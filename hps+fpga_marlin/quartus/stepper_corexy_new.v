==> flow/design.v <==
 module stepper_corexy_new(
						input 	wire 				clk, 
						input		wire	[31:0]	stepper_step_in_1,						
						input		wire	[31:0]	stepper_speed_1,
						input		wire	[31:0]	stepper_step_in_2,						
						input		wire	[31:0]	stepper_speed_2,
						input		wire				stepper_enable,
						input		wire				xmin,
						input		wire				xmax,
						input		wire				ymin,
						input		wire				ymax,
						input		wire 				start_driving,
						output 	wire 				step_signal_1, 
						output	wire				dir_1,
						output 	wire 				step_signal_2, 
						output	wire				dir_2,
						output	wire				steppers_driving,
						output 	wire 	[31:0] 	stepper_step_out_1,
						output 	wire 	[31:0] 	stepper_step_out_2);
	reg [30:0] 	n_1	 						= 0;
	reg [31:0] 	m_1	 						= 0;
	reg [30:0] 	n_2	 						= 0;
	reg [31:0] 	m_2	 						= 0;
	reg 			signal_1						= 0;
	reg 			signal_2						= 0;	
	reg 			direction_1					= 0;
	reg 			direction_2					= 0;		
	reg			stepper_driving_reg_1 	= 0;
	reg			stepper_driving_reg_2 	= 0;
	reg [31:0]	stepper_step_1				= 0;
	reg [31:0]	stepper_step_2				= 0;	
	reg [31:0]	stepper_speed_reg_1		= 0;
	reg [31:0]	stepper_speed_reg_2		= 0;
	reg 			step_changed	 			= 0;
	reg [31:0]	recount						= 0;
	reg			f								= 0;
	reg [1:0]	x								= 0;  
	reg [1:0]	y								= 0;  
	assign steppers_driving = stepper_driving_reg_1 | stepper_driving_reg_2;	
	assign step_signal_1 = signal_1;	
	assign step_signal_2 = signal_2;	
	assign dir_1 = direction_1;
	assign dir_2 = direction_2;
	assign stepper_step_out_1 = stepper_step_1;
	assign stepper_step_out_2 = stepper_step_2;
	always @(posedge clk)
	begin	
		if (~stepper_driving_reg_1 & ~stepper_driving_reg_2 & ~f)
		begin
			if (start_driving == 1'b1)
				if ((stepper_step_in_1[30:0] != 0) | (stepper_step_in_2[30:0] != 0))
				begin
					stepper_step_1 = stepper_step_in_1;
					stepper_step_2 = stepper_step_in_2;
					stepper_speed_reg_1 = stepper_speed_1;
					stepper_speed_reg_2 = stepper_speed_2;
					stepper_driving_reg_1 = 1'b1;
					stepper_driving_reg_2 = 1'b1;
					signal_1 = 1'b1;	
					signal_2 = 1'b1;	
					n_1 = stepper_step_1[30:0];
					n_2 = stepper_step_2[30:0];
					direction_1 = stepper_step_1[31];
					direction_2 = stepper_step_2[31];
					if (stepper_step_1[31])
						n_1 = ~n_1 + 1;
					m_1 = stepper_speed_reg_1 - 1;
					if (stepper_step_2[31])
						n_2 = ~n_2 + 1;
					m_2 = stepper_speed_reg_2 - 1;
					step_changed = 0;	
					f = 1;					
					if ((direction_1 == 0) & (direction_2 == 0))
					begin
						x = 2;
						if (n_1 > n_2)
							y = 2;
						else 
						begin
							if (n_1 == n_2)
								y = 0;
							else
								y = 1;
						end
					end
					if ((direction_1 == 0) & (direction_2 == 1))
					begin
						y = 2;
						if (n_1 > n_2)
							x = 2;
						else 
						begin
							if (n_1 == n_2)
								x = 0;
							else
								x = 1;
						end
					end
					if ((direction_1 == 1) & (direction_2 == 0))
					begin
						y = 1;
						if (n_2 > n_1)
							x = 2;
						else 
						begin
							if (n_1 == n_2)
								x = 0;
							else
								x = 1;
						end
					end
					if ((direction_1 == 1) & (direction_2 == 1))
					begin
						x = 1;
						if (n_2 > n_1)
							y = 2;
						else 
						begin
							if (n_1 == n_2)
								y = 0;
							else
								y = 1;
						end
					end
				end
		end
		else
		begin	
			if (((xmin & (x != 1)) | (xmax & (x != 2)) | (!xmin & !xmax)) & ((ymin & (y != 1)) | (ymax & (ymax != 2)) | (!ymin & !ymax)))
			begin
				if (stepper_driving_reg_1)
				begin
					if (n_1 != 0)
					begin
						if (m_1 != 0)
							m_1 = m_1 - 1;
						else
							begin
								signal_1 = ~signal_1;
								m_1 = stepper_speed_reg_1 - 1;
								if (signal_1 == 0)
									n_1 = n_1 - 1;
								if (direction_1 == 1'b0)
									stepper_step_1 = {direction_1, n_1};
								else
									stepper_step_1 = {direction_1, ~n_1 + 1};
							end				
					end
					else
					begin
						if (signal_1 == 1)
							n_1 = n_1 - 1;
						signal_1 = 1'b0;
						stepper_driving_reg_1 = 1'b0;
						if (direction_1 == 1'b0)
							stepper_step_1 = {direction_1, n_1};
						else
							stepper_step_1 = {direction_1, ~n_1 + 1};
					end
				end
				if (stepper_driving_reg_2)
				begin
					if (n_2 != 0)
					begin
						if (m_2 != 0)
							m_2 = m_2 - 1;
						else
							begin
								signal_2 = ~signal_2;
								m_2 = stepper_speed_reg_2 - 1;
								if (signal_2 == 0)
									n_2 = n_2 - 1;
								if (direction_2 == 1'b0)
									stepper_step_2 = {direction_2, n_2};
								else
									stepper_step_2 = {direction_2, ~n_2 + 1};
							end
					end
					else
					begin
						if (signal_2 == 1)
							n_2 = n_2 - 1;
						signal_2 = 1'b0;
						stepper_driving_reg_2 = 1'b0;
						if (direction_2 == 1'b0)
							stepper_step_2 = {direction_2, n_2};
						else
							stepper_step_2 = {direction_2, ~n_2 + 1};
					end
				end
			end
			else
			begin
				if (signal_1 == 1)
					n_1 = n_1 - 1;
				signal_1 = 1'b0;
				stepper_driving_reg_1 = 1'b0;
				if (direction_1 == 1'b0)
					stepper_step_1 = {direction_1, n_1};
				else
					stepper_step_1 = {direction_1, ~n_1 + 1};
				if (signal_2 == 1)
					n_2 = n_2 - 1;
				signal_2 = 1'b0;
				stepper_driving_reg_2 = 1'b0;
				if (direction_2 == 1'b0)
					stepper_step_2 = {direction_2, n_2};
				else
					stepper_step_2 = {direction_2, ~n_2 + 1};
			end
		end	
		if (start_driving == 0)
			f = 0;
	end
endmodule
From RTL to reports: stepper_corexy_new
The steps from the RTL of stepper_corexy_new to its reports follow in flow order.
Line numbers count from 1 in the design file above.
Operators: Yosys type, input widths -> output width; for muxes data width and select width s.
Library cell names are shortened.
{ "setup": {"top_module": "stepper_corexy_new", "clk_port": "clk", "library": "sky130hd", "lib_corner": "tt_025C_1v80"} }

Word level
Source: Yosys, flattened and elaborated, memories not mapped. Widths are those after wreduce. Registers that Yosys merges into a memory's read port (data or address) are not register bits. Print and check cells do not count. Equal cells are merged and count once.
{ "classes": {"reduce_logical": 24, "equal": 10, "n_addsub": 16, "n_logic": 33, "cmp": 2, "mux": 110} }
{ "ops": {"columns": ["operator", "n"], "rows": [
  ["$mux 31", 46],
  ["$mux 32", 34],
  ["$not 31->32", 6],
  ["$add 32x1->32 const B", 6],
  ["$sub 32x1->32 const B", 6],
  ["$reduce_bool 31->1", 4],
  ["$reduce_bool 32->1", 2],
  ["$add 31x1->31 const B", 2],
  ["$sub 31x1->31 const B", 2],
  ["$gt 31x31->1", 2],
  ["$not 31->31", 2],
  ["$eq 31x31->1", 1],
  ["$mux 1", 21],
  ["$mux 2", 9],
  ["$and 1x1->1", 12],
  ["$reduce_and 4->1", 3],
  ["$reduce_bool 2->1", 5],
  ["$reduce_and 5->1", 2],
  ["$ne 4x4->1 const B", 2],
  ["$not 1->1", 7],
  ["$or 1x1->1", 6],
  ["$ne 2x1->1 const B", 3],
  ["$ne 3x3->1 const B", 2],
  ["$logic_not 1->1", 4],
  ["$ne 2x2->1 const B", 2],
  ["$reduce_and 2->1", 2],
  ["$reduce_bool 4->1", 1],
  ["$reduce_and 3->1", 1]
]} }
{ "word_totals": {"out_inout_bits": 69, "input_bits": 135, "register_bits": 265} }

Depth
Longest topological path by Yosys (ltp), each cell counted once; first at word level (registers and memories cut), then after technology mapping (sequential cells cut; the memories' decode and read muxes count).
{ "depth": {"ltp_word": 15, "ABC_AREA": 0, "mapped_depth": 16, "mapped_depth_nobuf": 16} }

Mapped cells and area
Source: synth_stat.txt of the flow (Yosys; design flattened, memories mapped). It holds for the ABC_AREA given above (unset counts as 0); a run with the other value may have another netlist.
{ "types": {"columns": ["cell_type", "n", "type_area_um2"], "rows": [
  ["edfxtp_1", 262, 7.87E+03],
  ["xnor2_1", 139, 1.22E+03],
  ["a21oi_1", 155, 775.744],
  ["nor2_1", 206, 773.242],
  ["xor2_1", 81, 709.43],
  ["nand2_1", 158, 593.069],
  ["ha_1", 41, 512.992],
  ["o21ai_0", 94, 470.451],
  ["nor3_1", 64, 320.307],
  ["nor4_1", 50, 312.8],
  ["mux2i_1", 29, 290.278],
  ["clkbuf_1", 72, 270.259],
  ["nand4_1", 42, 262.752],
  ["nand3_1", 47, 235.226],
  ["or3_1", 31, 193.936],
  ["o31ai_1", 25, 187.68],
  ["o41ai_1", 19, 166.41],
  ["or4_1", 18, 135.13]
]} }
Other cell types: 54; their cells: 283.
{ "synth_totals": {"flip_flops": 263, "area_um2": 17335.4, "stdcells": 1816} }

Path before layout
Source: OpenSTA report_checks on the synthesized netlist (no wires, ideal clock, input and output delay 20% of the period each), path of least setup slack; recovery checks are left aside. Register names are those of the netlist, which keeps one name where synthesis merged equal registers.
{ "synth_path": {"kind": "input to register", "startpoint": "input stepper_step_in_2[0]", "endpoint": "register n_1[10]", "path_slack_ps": 2229, "period_ps": 8890, "input_delay_ps": 1778, "required_time_ps": 8368, "setup_time_ps": 522, "t_first_pin_ps": 1778, "path_stages": 10, "path_buffers": 0, "arrival_time_ps": 6140, "path_delay_ps": 4884, "synth_period_reached_ps": 6661} }
"path_delay_ps" = arrival - input delay + setup time.
"path_stages" counts driving pins, that of a launching flip-flop among them; a cell with two outputs on the path counts twice.
"synth_period_reached_ps" is the clock period less the worst setup slack; recovery checks do not enter. This is arithmetic on one report: input and output delays are still those of the set period (20% each).
The rows between start and end are the longest chain of elaborated cells between them; the timing report does not say that the signal goes this way. Where chains are equally long, one stands for them.
A line is the first line of the expression or statement that the cell stems from. Yosys adds cells for indexed reads and writes and turns some case tables into memories.
A register here has more assigning lines than the two given.
Only ways into the end's enable, where the timed path ends, are counted here.
{ "synth_between": {"path_cell_list": "inv_1 ha_1 nor2b_1 nand3_1 or3b_2 or2_2 or3_1 o41ai_1 and2_1 a31oi_1", "elab_chain_cells": 4, "cone_cells": 4, "lines_between": 1, "cone_classes": "eq/ne (1); logic (1); reduce/logical (2)"} }
{ "synth_lines": {"columns": ["element", "line", "source"], "rows": [
  ["from (decl)", 5, "input wire [31:0] stepper_step_in_2,"],
  ["$reduce_bool 31->1", 51, "if ((stepper_step_in_1[30:0] != 0) | (stepper_step_in_2[30:0] != 0))"],
  ["$or 1x1->1", 51, null],
  ["$ne 2x1->1", null, null],
  ["$reduce_and 4->1", null, null],
  ["to (assign)", 61, "n_1 = stepper_step_1[30:0];"],
  ["to (assign)", 66, "n_1 = ~n_1 + 1;"],
  ["to (decl)", 20, "reg [30:0] n_1 = 0;"]
]} }

Timing after layout
Path of least setup slack in the final report of record 1 (OpenROAD, finished layout, wires in). Where an end is a register, its clock arrival counts in the times.
The path's times are printed in steps of 10 ps; the period is the one set.
{ "layout_path": {"kind": "input to register", "startpoint": "input stepper_step_in_1[11]", "endpoint": "register y[0]", "setup_time_ps": 260, "path_stages": 15, "arrival_time_ps": 4580, "path_slack_ps": 1470, "t_first_pin_ps": 1150, "required_time_ps": 6050, "path_buffers": 1, "input_delay_ps": 1150, "period_ps": 5750} }
The rows between start and end are the longest chain of elaborated cells between them; the timing report does not say that the signal goes this way. Where chains are equally long, one stands for them.
A register here has more assigning lines than the two given.
Ways into the end's enable are left out, as the timed path ends at the data pin.
{ "layout_between": {"path_cell_list": "buf_8 or3_4 or3_4 or2_4 o21ai_4 xor2_2 ha_1 a21o_1 a21oi_1 nor2b_1 o21ai_2 a21oi_2 o41a_1 o211ai_1 o221ai_2", "elab_chain_cells": 13, "cone_cells": 21, "cone_classes": "add/sub (1); compare (2); eq/ne (1); mux (14); logic (2); reduce/logical (1)"} }
{ "layout_lines": {"columns": ["element", "line", "source"], "rows": [
  ["from (decl)", 3, "input wire [31:0] stepper_step_in_1,"],
  ["$not 31->31", 66, "n_1 = ~n_1 + 1;"],
  ["$add 31x1->31", 66, null],
  ["$mux 31", 65, "if (stepper_step_1[31])"],
  ["$mux 31", 51, "if ((stepper_step_in_1[30:0] != 0) | (stepper_step_in_2[30:0] != 0))"],
  ["$mux 31", 50, "if (start_driving == 1'b1)"],
  ["$mux 31", 48, "if (~stepper_driving_reg_1 & ~stepper_driving_reg_2 & ~f)"],
  ["$eq 31x31->1", 80, "if (n_1 == n_2)"],
  ["$mux 1", 80, null],
  ["$mux 2", 76, "if (n_1 > n_2)"],
  ["$mux 2", 73, "if ((direction_1 == 0) & (direction_2 == 0))"],
  ["$mux 2", 86, "if ((direction_1 == 0) & (direction_2 == 1))"],
  ["$mux 2", 99, "if ((direction_1 == 1) & (direction_2 == 0))"],
  ["$mux 2", 112, "if ((direction_1 == 1) & (direction_2 == 1))"],
  ["to (assign)", 116, "y = 2;"],
  ["to (assign)", 120, "y = 0;"],
  ["to (decl)", 38, "reg [1:0] y = 0;"]
]} }

Subject: flow runs of stepper_corexy_new

Hi,

Measured results for stepper_corexy_new: 2 stored runs of the Yosys and OpenROAD flow on sky130hd. The settings differ; the order carries no meaning. The constraints put input and output delay at 20% of the set period each and load the outputs with 0.01 pF.
"achievedPeriod_ps" means the clock period less the worst setup slack. The figure is calculated, with input and output delays left at 20% of the set period.
"worst_path_allowed_less_slack_ps" is the time allowed to the run's worst setup path (the clock period less input and output delay, where it has them) less its slack. Clock arrival times count: a late capture clock shortens it, a late launch clock lengthens it.
"power_total_mw" is the tool's figure for a default switching activity; nothing was simulated.
"worst_path_allowed_less_slack_ps" is given in steps of 10 ps.
[
  {
    "run": "record 1",
    "settings": { "period_ns": 5.75, "CORE_UTILIZATION": 28, "SETUP_SLACK_MARGIN": 1.68, "PLACE_DENSITY": 0.86, "TNS_END_PERCENT": 90, "GPL_TIMING_DRIVEN": 1, "SLEW_MARGIN": 40, "CAP_MARGIN": 20, "CORE_MARGIN": 2 },
    "results": { "achievedPeriod_ps": 4276, "synth_chip_area_um2": 17335.4, "power_total_mw": 11.168, "post_route_stdcell_area_um2": 22108.7, "post_route_util_pct": 36.0, "worst_path_allowed_less_slack_ps": 3130, "worst_setup_path_type": "input to register", "die_um2": 63918.0, "setup_ws_ps": 1474, "hold_ws_ps": 557, "setupTns_ps": 0 }
  },
  {
    "run": "record 2",
    "settings": { "period_ns": 8.24, "CORE_UTILIZATION": 55, "SETUP_SLACK_MARGIN": 1.36, "TNS_END_PERCENT": 100, "ABC_AREA": 1, "GPL_TIMING_DRIVEN": 0, "GPL_ROUTABILITY_DRIVEN": 0, "MIN_ROUTING_LAYER": "met1", "CAP_MARGIN": 20, "CORE_MARGIN": 2, "SLEW_MARGIN": 20 },
    "results": { "setupTns_ps": 0, "hold_ws_ps": 530, "setup_ws_ps": 3173, "worst_path_allowed_less_slack_ps": 3420, "worst_setup_path_type": "input to register", "post_route_util_pct": 66.5, "synth_chip_area_um2": 19493.7, "post_route_stdcell_area_um2": 23088.4, "power_total_mw": 8.676, "die_um2": 36965.8, "achievedPeriod_ps": 5067 }
  }
]

Regards
